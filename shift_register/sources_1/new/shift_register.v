==> flow/design.v <==
`timescale 1ns / 1ps
module shift_register(
    input clk,  
    input reset,  
  input [1:0] btn,
    output [7:0] led
    );
wire [1:0] w_btn;
btn_debouncer u_btn_debouncer(
        .clk(clk),
        .reset(reset),
        .btn(btn),   
        .debounced_btn(w_btn)
);
reg [6:0] sr7;
always @(posedge clk, posedge reset) begin
    if(reset) begin
        sr7<=7'b0000000;
    end else if(w_btn[0]) begin
        sr7<={sr7[5:0],1'b1};  
    end else if(w_btn[1]) begin
             sr7<={sr7[5:0],1'b0};  
    end
end 
assign led[7:1]=(sr7==7'b1010111) ? 7'b0000000:sr7;
assign led[0]=(sr7==7'b1010111) ? 1'b1: 1'b0;
endmodule
`timescale 1ns / 1ps
module btn_debouncer(
    input clk,
    input reset,
    input [2:0] btn,    
    output [2:0] debounced_btn
);
    debouncer U_debouncer_btnL (
        .clk(clk),
        .reset(reset),
        .noisy_btn(btn[0]),
        .clean_btn(debounced_btn[0])
    );
    debouncer U_debouncer_btnC (
        .clk(clk),
        .reset(reset),
        .noisy_btn(btn[1]),
        .clean_btn(debounced_btn[1])
    );
    debouncer U_debouncer_btnR (
        .clk(clk),
        .reset(reset),
        .noisy_btn(btn[2]),
        .clean_btn(debounced_btn[2])
    );
endmodule
module debouncer #(parameter DEBOUNCE_LIMIT = 20'd999_999) (
    input      clk,
    input      reset,
    input      noisy_btn,   
    output reg clean_btn
);
    reg [19:0] count;
    reg btn_state=0;
    always @(posedge clk or posedge reset) begin
        if (reset) begin    
            count <= 0;
            btn_state <= 0;
            clean_btn <= 0;
        end else if (noisy_btn == btn_state) begin   
            count <= 0;
        end else begin
            if (count < DEBOUNCE_LIMIT)   
                count <= count + 1;
            else begin   
                btn_state <= noisy_btn;
                clean_btn <= noisy_btn;
                count <= 0;   
            end
        end
    end
endmodule
* Reports on shift_register
Tool output for the design above, in the order of the flow.
Line numbers count from 1 in the design file above.
Operators: Yosys type, input widths -> output width; for muxes data width and select width s.
The mark -- stands for no value.
- Top :: shift_register
- Clock input :: clk
- Cell library :: sky130hd
- Timing corner :: tt_025C_1v80

* Word level
Counts by Yosys on the flattened word-level netlist (proc, flatten, opt, wreduce; memories kept). Register bits leave out memories and registers merged into their read ports (data or address). Print and check cells are left out.
- Register bits after elaboration :: 51
- Output and inout bits :: 8
- Elaborated cells :: 29
- $add $sub $neg :: 2
- Magnitude comparators :: 2
- Equal/unequal tests :: 3
- Muxes and demuxes :: 8
- Bitwise logic cells :: 4
- Reduce/logical cells :: 3
** Operators with widths (number)
- $mux 20 :: 4
- $add 20x1->20 const B :: 2
- $lt 20x20->1 const B :: 2
- $mux 7 :: 3
- $eq 7x7->1 const B :: 1
- $not 1->1 :: 4
- $reduce_and 2->1 :: 2
- $eq 1x1->1 :: 2
- $reduce_bool 2->1 :: 1
- $mux 1 :: 1

* Longest topological paths
Longest topological path by Yosys (ltp), each cell counted once; first at word level (registers and memories cut), then after technology mapping (sequential cells cut; the memories' decode and read muxes count).
- Depth in word-level cells :: 3
- ABC_AREA :: 0
- Gate-level depth with buffers :: 7
- Gate-level depth less buffers :: 6

* Mapped cells and area
The flow's flattened synthesis, as Yosys stat reports it; memories are mapped. The netlist is that of the ABC_AREA named above (0 if unset); the other value can give another one.
The area totals of this step are shown rounded.
- Standard cells after synthesis :: 249
- Mapped area :: 2551 µm²
- Area of sequential cells :: 1276 µm²
- Mapped flip-flops :: 51
- Buffers :: 8
** Cell types (number)
- sky130_fd_sc_hd__dfrtp_1 :: 51
- sky130_fd_sc_hd__xor2_1 :: 19
- sky130_fd_sc_hd__xnor2_1 :: 17
- sky130_fd_sc_hd__nor2_1 :: 31
- sky130_fd_sc_hd__nor2_2 :: 17
- sky130_fd_sc_hd__nand4_1 :: 11
- sky130_fd_sc_hd__mux2_2 :: 5
- sky130_fd_sc_hd__and4_1 :: 6
- sky130_fd_sc_hd__nand3_1 :: 10
- sky130_fd_sc_hd__nand2_1 :: 12
- sky130_fd_sc_hd__and3_1 :: 7
- sky130_fd_sc_hd__nor3_1 :: 7
- sky130_fd_sc_hd__inv_1 :: 9
- sky130_fd_sc_hd__o21ai_0 :: 6
- sky130_fd_sc_hd__ha_1 :: 2
- sky130_fd_sc_hd__nor2b_1 :: 4
- sky130_fd_sc_hd__buf_6 :: 2
- sky130_fd_sc_hd__clkbuf_1 :: 6
Other cell types: 21; their cells: 27.
By module: a second synthesis without flattening, with its own total; a netlist apart from the flattened one above.
- Cell total of the unflattened synthesis :: 369
- Area (unflattened synthesis) :: 3770 µm²
Rows give one instance, submodules left out.
** By module
- debouncer :: times used 3, cells 113, area 1140 µm², sequential area 550.5 µm²
- shift_register :: times used 1, cells 30, area 350.3 µm², sequential area 175.2 µm²
- btn_debouncer :: times used 1, cells 0, area 0.0 µm², sequential area 0.0 µm²

* Worst setup path after synthesis
Source: OpenSTA report_checks on the synthesized netlist (no wires, ideal clock, input and output delay 20% of the period each), path of least setup slack; recovery checks are left aside. Register names are those of the netlist, which keeps one name where synthesis merged equal registers.
- Path kind :: reg-to-reg
- From :: reg u_btn_debouncer.U_debouncer_btnC.count[0]
- To :: reg u_btn_debouncer.U_debouncer_btnC.count[9]
- Clock period :: 2170 ps
- Time at the first pin :: 0 ps
- Arrival time :: 1660 ps
- Required time :: 2051 ps
- Setup slack :: 391 ps
- Path delay :: 1779 ps
- Stages on the path :: 8
- Path buffers :: 1
- Synthesis period reached :: 1779 ps
"path delay" is the arrival time less input delay plus setup time.
"stages on the path" counts driving pins, that of a launching flip-flop among them; a cell with two outputs on the path counts twice.
"synthesis period reached" = period - worst setup slack (recovery checks aside). The figure is calculated, with input and output delays left at 20% of the set period.
The rows between start and end are the longest chain of elaborated cells between them; the timing report does not say that the signal goes this way. Where chains are equally long, one stands for them.
Each line given opens the expression or statement behind the cell; cells for indexed reads and writes are added by Yosys, which also makes memories of some case tables.
A register here has more assigning lines than the two given.
- Path through :: sky130_fd_sc_hd__dfrtp_1 -> sky130_fd_sc_hd__ha_1 -> sky130_fd_sc_hd__and4_1 -> sky130_fd_sc_hd__a211oi_2 -> sky130_fd_sc_hd__o311a_2 -> sky130_fd_sc_hd__o21ai_2 -> sky130_fd_sc_hd__buf_6 -> sky130_fd_sc_hd__nor2_2
- Length of the longest elaborated chain :: 3
** Ends and longest elaborated chain, post-synthesis
- start: declaration :: line 60 : reg [19:0] count;
- start: assignment :: line 64 : count <= 0;
- start: assignment :: line 71 : count <= count + 1;
- $add 20x1->20 :: line 71
- $mux 20 :: line 70 : if (count < DEBOUNCE_LIMIT)
- $mux 20 :: line 67 : end else if (noisy_btn == btn_state) begin
- end: assignment :: line 68 : count <= 0;
- end: assignment :: line 71
- end: declaration :: line 60

* Timing after layout
Path of least setup slack in the final report of stored run 1 (OpenROAD, finished layout, wires in). Where an end is a register, its clock arrival counts in the times.
The path's times are printed in steps of 10 ps; the period is the one set.
- Path kind :: reg-to-output
- From :: reg sr7[3]
- To :: out led[0]
- Clock period :: 2520 ps
- External output delay :: 500 ps
- Time at the first pin :: 310 ps
- Arrival time :: 1860 ps
- Required time :: 2020 ps
- Setup slack :: 160 ps
- Stages on the path :: 4
- Path buffers :: 1
The rows between start and end are the longest chain of elaborated cells between them; the timing report does not say that the signal goes this way. Where chains are equally long, one stands for them.
A register here has more assigning lines than the two given.
- Path through :: sky130_fd_sc_hd__dfrtp_1 -> sky130_fd_sc_hd__nor4bb_1 -> sky130_fd_sc_hd__and4_2 -> sky130_fd_sc_hd__clkdlybuf4s50_1
- Length of the longest elaborated chain :: 2
** Ends and longest elaborated chain, after layout
- start: declaration :: line 15 : reg [6:0] sr7;
- start: assignment :: line 20 : sr7<={sr7[5:0],1'b1};
- start: assignment :: line 22 : sr7<={sr7[5:0],1'b0};
- $eq 7x7->1 :: line 26 : assign led[0]=(sr7==7'b1010111) ? 1'b1: 1'b0;
- $mux 1 :: line 26
- end: declaration :: line 6 : output [7:0] led

--- measured runs ---
Record of 2 stored runs of the RTL-to-layout flow on shift_register, platform sky130hd. The runs are unordered. Constraints: input delay and output delay 20% of the set period each, output load 0.01 pF.
"time of the worst setup path" = time allowed to the worst setup path (clock period - input delay - output delay, where it has them) - its slack; a late launch clock adds to it, a late capture clock takes from it.
"time of the worst setup path" is known to 10 ps.
Measured values are rounded.

* Stored run 1
** Files
==> flow/run.sh <==
#!/bin/bash
# the make line also repeats the synthesis and layout settings of config.mk as NAME=value (left out here)
make -C /OpenROAD-flow-scripts/flow DESIGN_CONFIG=/design/flow/config.mk WORK_HOME=/design/flow/orfs CLKGATE_MAP_FILE= finish
==> flow/config.mk <==
export PLATFORM = sky130hd
export DESIGN_NAME = shift_register
export DESIGN_NICKNAME = shift_register
export VERILOG_FILES = /design/flow/design.v
export SDC_FILE = /design/flow/constraint.sdc
export NUM_CORES = 4
export LEC_CHECK = 0
export CAP_MARGIN = 20
export CORE_MARGIN = 2
export CORE_UTILIZATION = 40
export SLEW_MARGIN = 20
==> flow/constraint.sdc <==
create_clock -name core_clock -period 2.52 [get_ports {clk}]
set_input_delay 0.5040 -clock core_clock [delete_from_list [all_inputs] [get_ports {clk}]]
set_output_delay 0.5040 -clock core_clock [all_outputs]
set_load 0.01 [all_outputs]
** Results
- Chip area in the Yosys report :: 2,551 µm²
- Area inside the die boundary :: 7,032 µm²
- Standard-cell area after layout :: 2,890 µm²
- Final design utilization :: 0.463
- Smallest setup slack :: 156 ps
- Time of the worst setup path :: 1,860 ps
- Critical path kind :: reg-to-output

* Stored run 2
** Files
==> flow/run.sh <==
#!/bin/bash
# the make line also repeats the synthesis and layout settings of config.mk as NAME=value (left out here)
make -C /OpenROAD-flow-scripts/flow DESIGN_CONFIG=/design/flow/config.mk WORK_HOME=/design/flow/orfs CLKGATE_MAP_FILE= finish
==> flow/config.mk <==
export PLATFORM = sky130hd
export DESIGN_NAME = shift_register
export DESIGN_NICKNAME = shift_register
export VERILOG_FILES = /design/flow/design.v
export SDC_FILE = /design/flow/constraint.sdc
export NUM_CORES = 4
export LEC_CHECK = 0
export ABC_AREA = 0
export CAP_MARGIN = 20
export CELL_PAD_IN_SITES_GLOBAL_PLACEMENT = 3
export CORE_MARGIN = 2
export CORE_UTILIZATION = 31
export GPL_ROUTABILITY_DRIVEN = 1
export MIN_ROUTING_LAYER = met2
export PLACE_DENSITY_LB_ADDON = 0.03
export SETUP_SLACK_MARGIN = 0.67
export SLEW_MARGIN = 30
==> flow/constraint.sdc <==
create_clock -name core_clock -period 3.59 [get_ports {clk}]
set_input_delay 0.7180 -clock core_clock [delete_from_list [all_inputs] [get_ports {clk}]]
set_output_delay 0.7180 -clock core_clock [all_outputs]
set_load 0.01 [all_outputs]
** Results
- Chip area in the Yosys report :: 2,551 µm²
- Area inside the die boundary :: 8,971 µm²
- Standard-cell area after layout :: 2,878 µm²
- Final design utilization :: 0.356
- Smallest setup slack :: 1,039 ps
- Time of the worst setup path :: 1,830 ps
- Critical path kind :: reg-to-output
--- end ---
