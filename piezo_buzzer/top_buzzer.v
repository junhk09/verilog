==> flow/design.v <==
`timescale 1ns / 1ps
module play_melody(
    input clk,
    input reset,
    input btnU,  
    input btnL,  
    input btnC,  
    input btnR,  
    input btnD,  
    output buzzer
    );
localparam DO = 22'd191_112;  
localparam RE=22'd179_265;  
localparam MI=22'd151_685;  
localparam SOL=22'd127_551;  
localparam RA=22'd113_636;  
reg[21:0] r_clk_cnt[4:0];  
reg[4:0] r_buzzer_frequency;
wire[4:0] btn_ary = {btnD,btnR,btnC,btnL,btnU};
integer i;  
always@(posedge clk, posedge reset) begin
    if(reset) begin
        for(i=0; i<5; i=i+1) begin 
            r_clk_cnt[i]<=22'd0;
            r_buzzer_frequency[i]<=1'b0;
        end
    end else begin  
        if(!btn_ary[0]) begin
            r_clk_cnt[0] <=0;
            r_buzzer_frequency[0]<=1'b0;
        end else if(r_clk_cnt[0]>=DO-1)begin
            r_clk_cnt[0]<=0;
            r_buzzer_frequency[0] <= ~r_buzzer_frequency[0];
        end else r_clk_cnt[0] <= r_clk_cnt[0]+1;
         if(!btn_ary[1]) begin
            r_clk_cnt[1] <=0;
            r_buzzer_frequency[1]<=1'b0;
        end else if(r_clk_cnt[1]>=RE-1)begin
            r_clk_cnt[1]<=0;
            r_buzzer_frequency[1] <= ~r_buzzer_frequency[1];
        end else r_clk_cnt[1] <= r_clk_cnt[1]+1;
         if(!btn_ary[2]) begin
            r_clk_cnt[2] <=0;
            r_buzzer_frequency[2]<=1'b0;
        end else if(r_clk_cnt[2]>=MI-1)begin
            r_clk_cnt[2]<=0;
            r_buzzer_frequency[2] <= ~r_buzzer_frequency[2];
        end else r_clk_cnt[2] <= r_clk_cnt[2]+1;
         if(!btn_ary[3]) begin
            r_clk_cnt[3] <=0;
            r_buzzer_frequency[3]<=1'b0;
        end else if(r_clk_cnt[3]>=SOL-1)begin
            r_clk_cnt[3]<=0;
            r_buzzer_frequency[3] <= ~r_buzzer_frequency[3];
        end else r_clk_cnt[3] <= r_clk_cnt[3]+1;
         if(!btn_ary[4]) begin
            r_clk_cnt[4] <=0;
            r_buzzer_frequency[4]<=1'b0;
        end else if(r_clk_cnt[4]>=RA-1)begin
            r_clk_cnt[4]<=0;
            r_buzzer_frequency[4] <= ~r_buzzer_frequency[4];
        end else r_clk_cnt[4] <= r_clk_cnt[4]+1;
    end
end
assign buzzer= |r_buzzer_frequency;  
endmodule
`timescale 1ns / 1ps
module top_buzzer(
    input clk,
    input reset,
    input btnU,  
    input btnL,  
    input btnC,  
    input btnR,  
    input btnD,  
    output buzzer
    );
wire w_btnU, w_btnL, w_btnC, w_btnR, w_btnD;
 debouncer u_btnU_debouncer (
      .clk(clk),
      .reset(reset),
      .noisy_btn(btnU),      
      .clean_btn(w_btnU)
);
 debouncer u_btnL_debouncer (
      .clk(clk),
      .reset(reset),
      .noisy_btn(btnL),      
      .clean_btn(w_btnL)
);
 debouncer u_btnC_debouncer (
      .clk(clk),
      .reset(reset),
      .noisy_btn(btnC),      
      .clean_btn(w_btnC)
);
 debouncer u_btnR_debouncer (
      .clk(clk),
      .reset(reset),
      .noisy_btn(btnR),      
      .clean_btn(w_btnR)
);
 debouncer u_btnD_debouncer (
      .clk(clk),
      .reset(reset),
      .noisy_btn(btnD),      
      .clean_btn(w_btnD)
);
 play_melody u_play_melody(
     .clk(clk),
     .reset(reset),
     .btnU(w_btnU),  
     .btnL(w_btnL),  
     .btnC(w_btnC),  
     .btnR(w_btnR),  
     .btnD(w_btnD),  
     .buzzer(buzzer)
    );
endmodule
`timescale 1ns / 1ps
module btn_debouncer(
    input clk,
    input reset,
    input [2:0] btn,    
    output [2:0] debounced_btn
);
    debouncer U_debouncer_btnL (
        .clk(clk),
        .reset(reset),
        .noisy_btn(btn[0]),
        .clean_btn(debounced_btn[0])
    );
    debouncer U_debouncer_btnC (
        .clk(clk),
        .reset(reset),
        .noisy_btn(btn[1]),
        .clean_btn(debounced_btn[1])
    );
    debouncer U_debouncer_btnR (
        .clk(clk),
        .reset(reset),
        .noisy_btn(btn[2]),
        .clean_btn(debounced_btn[2])
    );
endmodule
module debouncer #(parameter DEBOUNCE_LIMIT = 20'd999_999) (
    input      clk,
    input      reset,
    input      noisy_btn,   
    output reg clean_btn
);
    reg [19:0] count;
    reg btn_state=0;
    always @(posedge clk or posedge reset) begin
        if (reset) begin    
            count <= 0;
            btn_state <= 0;
            clean_btn <= 0;
        end else if (noisy_btn == btn_state) begin   
            count <= 0;
        end else begin
            if (count < DEBOUNCE_LIMIT)   
                count <= count + 1;
            else begin   
                btn_state <= noisy_btn;
                clean_btn <= noisy_btn;
                count <= 0;   
            end
        end
    end
endmodule
Step by step through the tools: top_buzzer. The steps from the RTL of top_buzzer to its reports follow in flow order. Lines are those of the file above, counted from 1. Operators carry their Yosys type and port widths (W data, S select, Z words). Library cell names are shortened. Not given: --

Top module: top_buzzer. Clock input: clk. Standard-cell library: sky130hd. Library corner: tt_025C_1v80.

Word-level counts. Yosys after proc, flatten, opt, wreduce and memory -nomap, before mapping. Print and check cells are not counted.

For ROM bits the number is 0. The entry for bits in writable memories reads 0. For memories kept the number is 0. For register bits after elaboration the number is 225. For input bits the number is 7. The entry for bits in latches reads 0. The figure for word width x clocked read ports is 0. The figure for cells after elaboration is 106.

Under add/sub/neg operators stands 10. The entry for bitwise gates (word level) reads 15. The figure for mux-type cells is 30. Under order comparisons stands 10. The figure for multiply operators is 0. The entry for reduce/logical cells reads 6. Shift operators: 0. The entry for divide/modulo/power cells reads 0. Eq/ne operators: 10.

Operators by type and width (number): $mux W22 (10); $mux W20 (10); $add A22 B1 Y22 const B (5); $add A20 B1 Y20 const B (5); $lt A20 B20 Y1 const B (5); $ge A22 B18 Y1 const B (3); $ge A22 B17 Y1 const B (2); $not A1 Y1 (15); $ne A2 B1 Y1 const B (5); $reduce_and A2 Y1 (5); $mux W1 (10); $eq A1 B1 Y1 (5); $reduce_or A5 Y1 (1).

Depth. Yosys ltp: most cells in a row. Word level: on the elaborated netlist, between registers, memories and ports. Mapped: between sequential cells and ports; inverters and the memories' decode and read muxes count.

Under word-level depth stands 3. The entry for ABC_AREA reads 1. The entry for mapped depth reads 11. The entry for depth with buffers taken out reads 11.

Netlist. The flow's flattened synthesis, as Yosys stat reports it; memories are mapped. The netlist is that of the ABC_AREA named above (0 if unset); the other value can give another one.

Cells by type: dfrtp_1 (number 225, total area 5630.4 µm²); nor2_1 (number 324, total area 1.22E+03 µm²); nand2_1 (number 303, total area 1.14E+03 µm²); xor2_1 (number 92, total area 805.773 µm²); nand3_1 (number 111, total area 555.533 µm²); inv_1 (number 129, total area 484.214 µm²); xnor2_1 (number 31, total area 271.51 µm²); nand4_1 (number 41, total area 256.496 µm²); nor3_1 (number 38, total area 190.182 µm²); nor2_4 (number 15, total area 168.912 µm²); ha_1 (number 13, total area 162.656 µm²); nor2_2 (number 17, total area 106.352 µm²); nor3_2 (number 10, total area 100.096 µm²); o21bai_1 (number 8, total area 60.058 µm²); nand2_2 (number 9, total area 56.304 µm²); nand3b_1 (number 7, total area 52.55 µm²); buf_2 (number 10, total area 50.048 µm²); o21ai_0 (number 8, total area 40.038 µm²).

Other cell types: 22; their cells: 47.

The entry for synthesis area reads 11690.0 µm². Cell count: 1438. The entry for mapped flip-flops reads 225. Area of sequential cells: 5630.4 µm².

Timing after synthesis. Source: OpenSTA report_checks on the synthesized netlist (no wires, ideal clock, input and output delay 20% of the period each), path of least setup slack; recovery checks are left aside. Register names are those of the netlist, which keeps one name where synthesis merged equal registers.

Kind: flip-flop to flip-flop. From: reg u_play_melody.r_clk_cnt[3][0]. To: reg u_play_melody.r_clk_cnt[3][16]. The entry for period reads 2110 ps. Under stages stands 12. Under path buffers stands 1. For setup slack the number is 605 ps. For setup time the number is 71 ps. The figure for data arrival time is 1434 ps. The figure for path delay is 1505 ps. The entry for period reached after synthesis reads 1505 ps.

"path delay" = arrival - input delay + setup time. "stages" counts driving pins, that of a launching flip-flop among them; a cell with two outputs on the path counts twice. "period reached after synthesis" = period - worst setup slack (recovery checks aside). The figure is calculated, with input and output delays left at 20% of the set period. Between the ends stands the longest chain of elaborated cells between them, by number of cells; it is not shown to be the way that was timed. Of several equally long chains one is given. Each line given opens the expression or statement behind the cell; cells for indexed reads and writes are added by Yosys, which also makes memories of some case tables. At most two assigning lines are given for a register; there are more.

Cell sequence: dfrtp_1 -> inv_1 -> ha_1 -> or2_0 -> nand2_1 -> nand2_1 -> nand2_1 -> nand2_1 -> nand2_1 -> nand2_2 -> buf_4 -> nor2_1. Length of the longest elaborated chain: 3. Under elaborated cells on any way between the ends stands 4. Source lines of those cells: 3. Those cells by class: 1 x add/sub; 1 x compare; 2 x mux.

RTL lines, path post-synthesis: start: declaration (line 17) `reg[21:0] r_clk_cnt[4:0];`; start: assignment (line 24) `r_clk_cnt[i]<=22'd0;`; start: assignment (line 55) `end else r_clk_cnt[3] <= r_clk_cnt[3]+1;`; $add A22 B1 Y22 (line 55); $mux W22 (line 52) `end else if(r_clk_cnt[3]>=SOL-1)begin`; $mux W22 (line 49) `if(!btn_ary[3]) begin`; end: assignment (line 50) `r_clk_cnt[3] <=0;`; end: assignment (line 55); end: declaration (line 17).

Timing after layout. From the final timing report of flow run 1: the path of least setup slack in the routed layout; clock arrival at registers is part of the times. The report prints the path's times to 10 ps; the period is as set.

Kind: flip-flop to output port. From: reg u_play_melody.r_buzzer_frequency[1]. To: out buzzer. The entry for period reads 3180 ps. Under path buffers stands 1. The entry for output delay reads 640 ps. The figure for data arrival time is 1890 ps. For setup slack the number is 650 ps. Under stages stands 4.

Between the ends stands the longest chain of elaborated cells between them, by number of cells; it is not shown to be the way that was timed. Of several equally long chains one is given. At most two assigning lines are given for a register; there are more.

Cell sequence: dfrtp_1 -> nor2_1 -> nand3_1 -> clkdlybuf4s50_1. Length of the longest elaborated chain: 1. Under elaborated cells on any way between the ends stands 1. Source lines of those cells: 1. Those cells by class: 1 x reduce/logical.

RTL lines, path after layout: start: declaration (line 18) `reg[4:0] r_buzzer_frequency;`; start: assignment (line 25) `r_buzzer_frequency[i]<=1'b0;`; start: assignment (line 40) `r_buzzer_frequency[1] <= ~r_buzzer_frequency[1];`; $reduce_or A5 Y1 (line 65) `assign buzzer= |r_buzzer_frequency;`; end: declaration (line 76) `output buzzer`.

Measured data: module top_buzzer, platform sky130hd, 2 stored runs of the flow under differing settings, order arbitrary. Input and output delays are each 20% of the period that was set; the output load is 0.01 pF. By "clock period achieved" is meant the clock period of the run minus its worst setup slack. This is arithmetic on one report: input and output delays are still those of the set period (20% each). "allowed time less slack (worst setup path)" = time allowed to the worst setup path (clock period - input delay - output delay, where it has them) - its slack; a late launch clock adds to it, a late capture clock takes from it. By "total design power" is meant OpenSTA's value without simulated activity: inputs other than the clock are taken to toggle once in ten clock periods, and the tool carries that through the logic. "allowed time less slack (worst setup path)" is given in steps of 10 ps.

Flow run 1 has these settings: period_ns 3.18; CORE_UTILIZATION 30; PLACE_DENSITY 0.92; CORE_MARGIN 5; CELL_PAD_IN_SITES_DETAIL_PLACEMENT 1; ABC_AREA 1; GPL_TIMING_DRIVEN 0; GPL_ROUTABILITY_DRIVEN 1; CTS_CLUSTER_DIAMETER 148; CAP_MARGIN 20; SLEW_MARGIN 20. For the allowed time less slack (worst setup path) the run shows 1890 ps. Worst setup path kind: flip-flop to output port. The utilization after routing stands at 34.9 %. The total design power reads 0.006088 W. The total die area stands at 43014.8 µm². The clock period achieved is 2526 ps. The worst setup slack after layout stands at 654 ps. The measured total negative setup slack is 0 ps. The std-cell area (final layout) is 13481.7 µm². The mapped cell area after synthesis stands at 11690.0 µm².

Flow run 2 has these settings: period_ns 1.96; CORE_UTILIZATION 45; CAP_MARGIN 20; CORE_MARGIN 2; SLEW_MARGIN 20. For the allowed time less slack (worst setup path) the run shows 1920 ps. Worst setup path kind: flip-flop to flip-flop. The utilization after routing stands at 54.9 %. The total design power reads 0.01023 W. The total die area stands at 24489.1 µm². The clock period achieved is 1915 ps. The worst setup slack after layout stands at 45 ps. The measured total negative setup slack is 0 ps. The std-cell area (final layout) is 12460.7 µm². The mapped cell area after synthesis stands at 10463.8 µm².
